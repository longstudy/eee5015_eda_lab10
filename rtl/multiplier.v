==> flow/design.v <==
module multiplier#(parameter width=8)(
           input clk,
           input rst_n,
           input en,
           input [width-1:0]A,     
           input [width-1:0]B,     
           output reg done,        
           output reg [2*width-1:0]M    
       );
reg [1:0]					state;       
reg [2*width-1:0]			mult_A;      
reg [width:0]				mult_B;      
reg [2*width-1:0]			inv_A;       
reg [2*width-1:0]			result_tmp;  
wire [1:0]					booth_code;  
assign booth_code = mult_B[1:0];        
reg [3:0]                  count;       
always @ ( posedge clk or negedge rst_n )
    if( !rst_n )
    begin  
        state <= 0;
        mult_A <= 0;
        inv_A <= 0;
        result_tmp <= 0;
        done <= 0;
        M <= 0;
        count <= 0;
    end
    else if( en )
    begin
        case( state )
            0:
            begin
                mult_A <= { { width{ A[width-1]} }, A};  
                inv_A <= ~{ { width{ A[width-1]} }, A} + 1'b1 ;  
                result_tmp <= 0;
                mult_B <= { B, 1'b0};  
                state <= state + 1'b1;
            end
            1:
            begin
                if( count < width )
                begin  
                    case(booth_code)
                        2'b01 :
                            result_tmp <= result_tmp + mult_A;   
                        2'b10 :
                            result_tmp <= result_tmp + inv_A;    
                        default:
                            result_tmp <= result_tmp;        
                    endcase
                    mult_A <= {mult_A[2*width-2:0],1'b0};   
                    inv_A <=  {inv_A[2*width-2:0],1'b0};    
                    mult_B <= {mult_B[width],mult_B[width:1]};  
                    count <= count + 1'b1;
                end
                else
                begin
                    state <= state + 1'b1;
                    count <= 0;
                end
            end
            2:
            begin
                done <= 1'b1;        
                M <= result_tmp;     
                state <= state + 1'b1;
            end
            3:
            begin
                done <= 1'b0;
                state <= 0;
            end
            default:
            begin
                state <= 0;
            end
        endcase
    end
endmodule
* Tool chain data of multiplier *
What the tools print for multiplier, step after step.
Line numbers count from 1 in the design file above.
Operators carry their Yosys type and port widths (W data, S select, Z words).
Cell names lack the library's common part.
Not given: n/a

set-up
  top = multiplier
  clock = clk
  cell library = sky130hd
  library corner = tt_025C_1v80

* Word level *
Counts by Yosys on the flattened word-level netlist (proc, flatten, opt, wreduce; memories kept). Register bits leave out memories and registers merged into their read ports (data or address). Print and check cells are left out. Cells with the same type and inputs are merged into one.

bit counts
  bits in registers = 80
  input bits = 19
  output and inout bits = 17
  word-level cells = 51

operators by class
  add/subtract/negate cells = 5
  order comparisons = 1
  eq/ne operators = 8
  mux-type cells = 13
  bitwise logic cells = 2
  reductions and logical operators = 13

operators with widths
  cell                     number
  $pmux W16 S2             4
  $mux W16                 3
  $add A16 B16 Y16         2
  $pmux W9 S2              1
  $add A16 B1 Y16 const B  1
  $not A16 Y16             1
  $reduce_and A4 Y1        3
  $mux W8                  1
  $eq A2 B2 Y1 const B     3
  $reduce_and A2 Y1        3
  $reduce_and A3 Y1        2
  $pmux W2 S3              1
  $eq A2 B1 Y1 const B     2
  $ne A2 B2 Y1 const B     2
  $reduce_bool A2 Y1       2
  $add A4 B1 Y4 const B    1
  $lt A4 B4 Y1 const B     1
  $mux W4                  1
  $ne A3 B3 Y1 const B     1
  $reduce_bool A3 Y1       1
  $add A2 B1 Y2 const B    1
  $logic_not A2 Y1         1
  $reduce_or A2 Y1         1
  $pmux W1 S2              1
  $mux W2                  1
  $not A1 Y1               1

* Depth *
Depth = most cells in a row (Yosys ltp): at word level without a register or memory, in the mapped netlist without a sequential cell, where the memories' decode and read muxes count.

depth
  depth after elaboration = 4
  ABC_AREA = 0
  depth in mapped cells = 11
  depth with buffers taken out = 10

* Netlist *
The flow's flattened synthesis, as Yosys stat reports it; memories are mapped. The netlist is that of the ABC_AREA named above (0 if unset); the other value can give another one.

cells by type
  cell type  number  area in all (sq um)
  dfrtp_1    70      1751.68
  mux2_2     37      416.65
  ha_1       26      325.312
  edfxtp_1   9       270.259
  nand2_1    69      258.998
  o21ai_0    46      230.221
  a21oi_1    39      195.187
  mux2i_1    9       90.086
  xnor2_1    10      87.584
  nor2_1     23      86.333
  xor2_1     9       78.826
  buf_2      9       45.043
  inv_1      11      41.29
  a21o_1     4       30.029
  o31ai_1    4       30.029
  a31oi_1    4       25.024
  and2_1     4       25.024
  nor3_1     5       25.024

Other cell types: 26; their cells: 44.

mapped netlist
  cells in the netlist = 432
  chip area (Yosys) = 4319.1 sq um
  area of sequential cells = 2021.9 sq um
  flip-flops = 79
  buffer cells = 17

* Worst setup path after synthesis *
Path of least setup slack by OpenSTA after synthesis, without wires, with an ideal clock, recovery checks aside; 20% of the period is set as input and as output delay. Where synthesis merged equal registers, the netlist keeps one of their names.

path after synthesis
  path kind = register to register
  from = register mult_B[0]
  to = register result_tmp[15]
  period = 2.74 ns
  setup time = 0.087 ns
  time at the first pin = 0.000 ns
  arrival = 2.457 ns
  data required time = 2.653 ns
  slack = 0.196 ns
  path delay = 2.544 ns
  stages on the path = 12
  buffers on the path = 2
  period reached after synthesis = 2.544 ns

"path delay" is the arrival time less input delay plus setup time.
"stages on the path" counts driving pins, that of a launching flip-flop among them; a cell with two outputs on the path counts twice.
"period reached after synthesis" = period - worst setup slack (recovery checks aside). The figure is calculated, with input and output delays left at 20% of the set period.
The rows between start and end are the longest chain of elaborated cells between them; the timing report does not say that the signal goes this way. Where chains are equally long, one stands for them.
A line is the first line of the expression or statement that the cell stems from. Yosys adds cells for indexed reads and writes and turns some case tables into memories.
At most two assigning lines are given for a register; there are more.

between the ends, after synthesis
  cell sequence = edfxtp_1 > nor2b_1 > buf_4 > buf_2 > mux2_2 > ha_1 > a21oi_1 > o21ai_0 > a31oi_1 > nand2_1 > a2111o_1 > o211ai_1
  length of the longest elaborated chain = 4
  elaborated cells on any way between the ends = 7
  RTL lines with such cells = 3
  those cells by class = eq/ne: 3; mux: 3; reduce/logical: 1

RTL lines, path after synthesis
  what                RTL line  RTL
  start: declaration  12        reg [width:0] mult_B;
  start: assignment   37        mult_B <= { B, 1'b0};
  start: assignment   54        mult_B <= {mult_B[width],mult_B[width:1]};
  $eq A2 B2 Y1        44        case(booth_code)
  $pmux W16 S2        44
  $mux W16            42        if( count < width )
  $pmux W16 S2        31        case( state )
  end: assignment     46        result_tmp <= result_tmp + mult_A;
  end: assignment     48        result_tmp <= result_tmp + inv_A;
  end: declaration    14        reg [2*width-1:0] result_tmp;

* Timing after layout *
Path of least setup slack in the final report of run 1 (OpenROAD, finished layout, wires in). Where an end is a register, its clock arrival counts in the times.

path post-layout
  path kind = register to register
  from = register mult_B[0]
  to = register result_tmp[15]
  period = 1.69 ns
  setup time = 0.11 ns
  time at the first pin = 0.35 ns
  arrival = 3.10 ns
  data required time = 1.93 ns
  slack = -1.17 ns
  stages on the path = 11
  buffers on the path = 1

The rows between start and end are the longest chain of elaborated cells between them; the timing report does not say that the signal goes this way. Where chains are equally long, one stands for them.
At most two assigning lines are given for a register; there are more.

between the ends, post-layout
  cell sequence = edfxtp_1 > nor2b_4 > buf_6 > mux2_2 > ha_4 > a211oi_4 > nor2_2 > a31oi_1 > nand2_1 > a2111o_1 > o211ai_1
  length of the longest elaborated chain = 4
  elaborated cells on any way between the ends = 7
  RTL lines with such cells = 3
  those cells by class = eq/ne: 3; mux: 3; reduce/logical: 1

RTL lines, path post-layout
  what                RTL line  RTL
  start: declaration  12        reg [width:0] mult_B;
  start: assignment   37        mult_B <= { B, 1'b0};
  start: assignment   54        mult_B <= {mult_B[width],mult_B[width:1]};
  $eq A2 B2 Y1        44        case(booth_code)
  $pmux W16 S2        44
  $mux W16            42        if( count < width )
  $pmux W16 S2        31        case( state )
  end: assignment     46        result_tmp <= result_tmp + mult_A;
  end: assignment     48        result_tmp <= result_tmp + inv_A;
  end: declaration    14        reg [2*width-1:0] result_tmp;

2 stored runs of multiplier in the flow (synthesis by Yosys, layout by OpenROAD, sky130hd cells), in arbitrary order. Constraints: input delay and output delay 20% of the set period each, output load 0.01 pF.
By "period reached" is meant the clock period of the run minus its worst setup slack. This is arithmetic on one report: input and output delays are still those of the set period (20% each).
"total power of the final layout" is the tool's figure for a default switching activity; nothing was simulated.
Settings: -- = not set for that run.
A result given as -- is not shown for that run.

name                                      run 1     run 2
period_ns                                 1.69      4.85
CORE_UTILIZATION                          33        70
SETUP_SLACK_MARGIN                        -0.05     1.44
PLACE_DENSITY_LB_ADDON                    0.11      0.04
CORE_ASPECT_RATIO                         0.67      --
CORE_MARGIN                               2         2
CELL_PAD_IN_SITES_DETAIL_PLACEMENT        2         2
GPL_ROUTABILITY_DRIVEN                    1         --
CAP_MARGIN                                15        20
SLEW_MARGIN                               0         20
CELL_PAD_IN_SITES_GLOBAL_PLACEMENT        --        0
GPL_TIMING_DRIVEN                         --        1
CTS_CLUSTER_SIZE                          --        66
MAX_ROUTING_LAYER                         --        met5
cell area after synthesis (sq um)         4319.1    --
total die area (sq um)                    14037.9   --
standard-cell area after routing (sq um)  6985.4    --
utilization in the final report (%)       54.2      --
worst slack on setup checks (ns)          -1.170    --
total negative setup slack (ns)           -14.638   --
total power of the final layout (W)       0.014643  --
period reached (ns)                       2.860     --

Run 2: no results, placement failed with DPL-0033
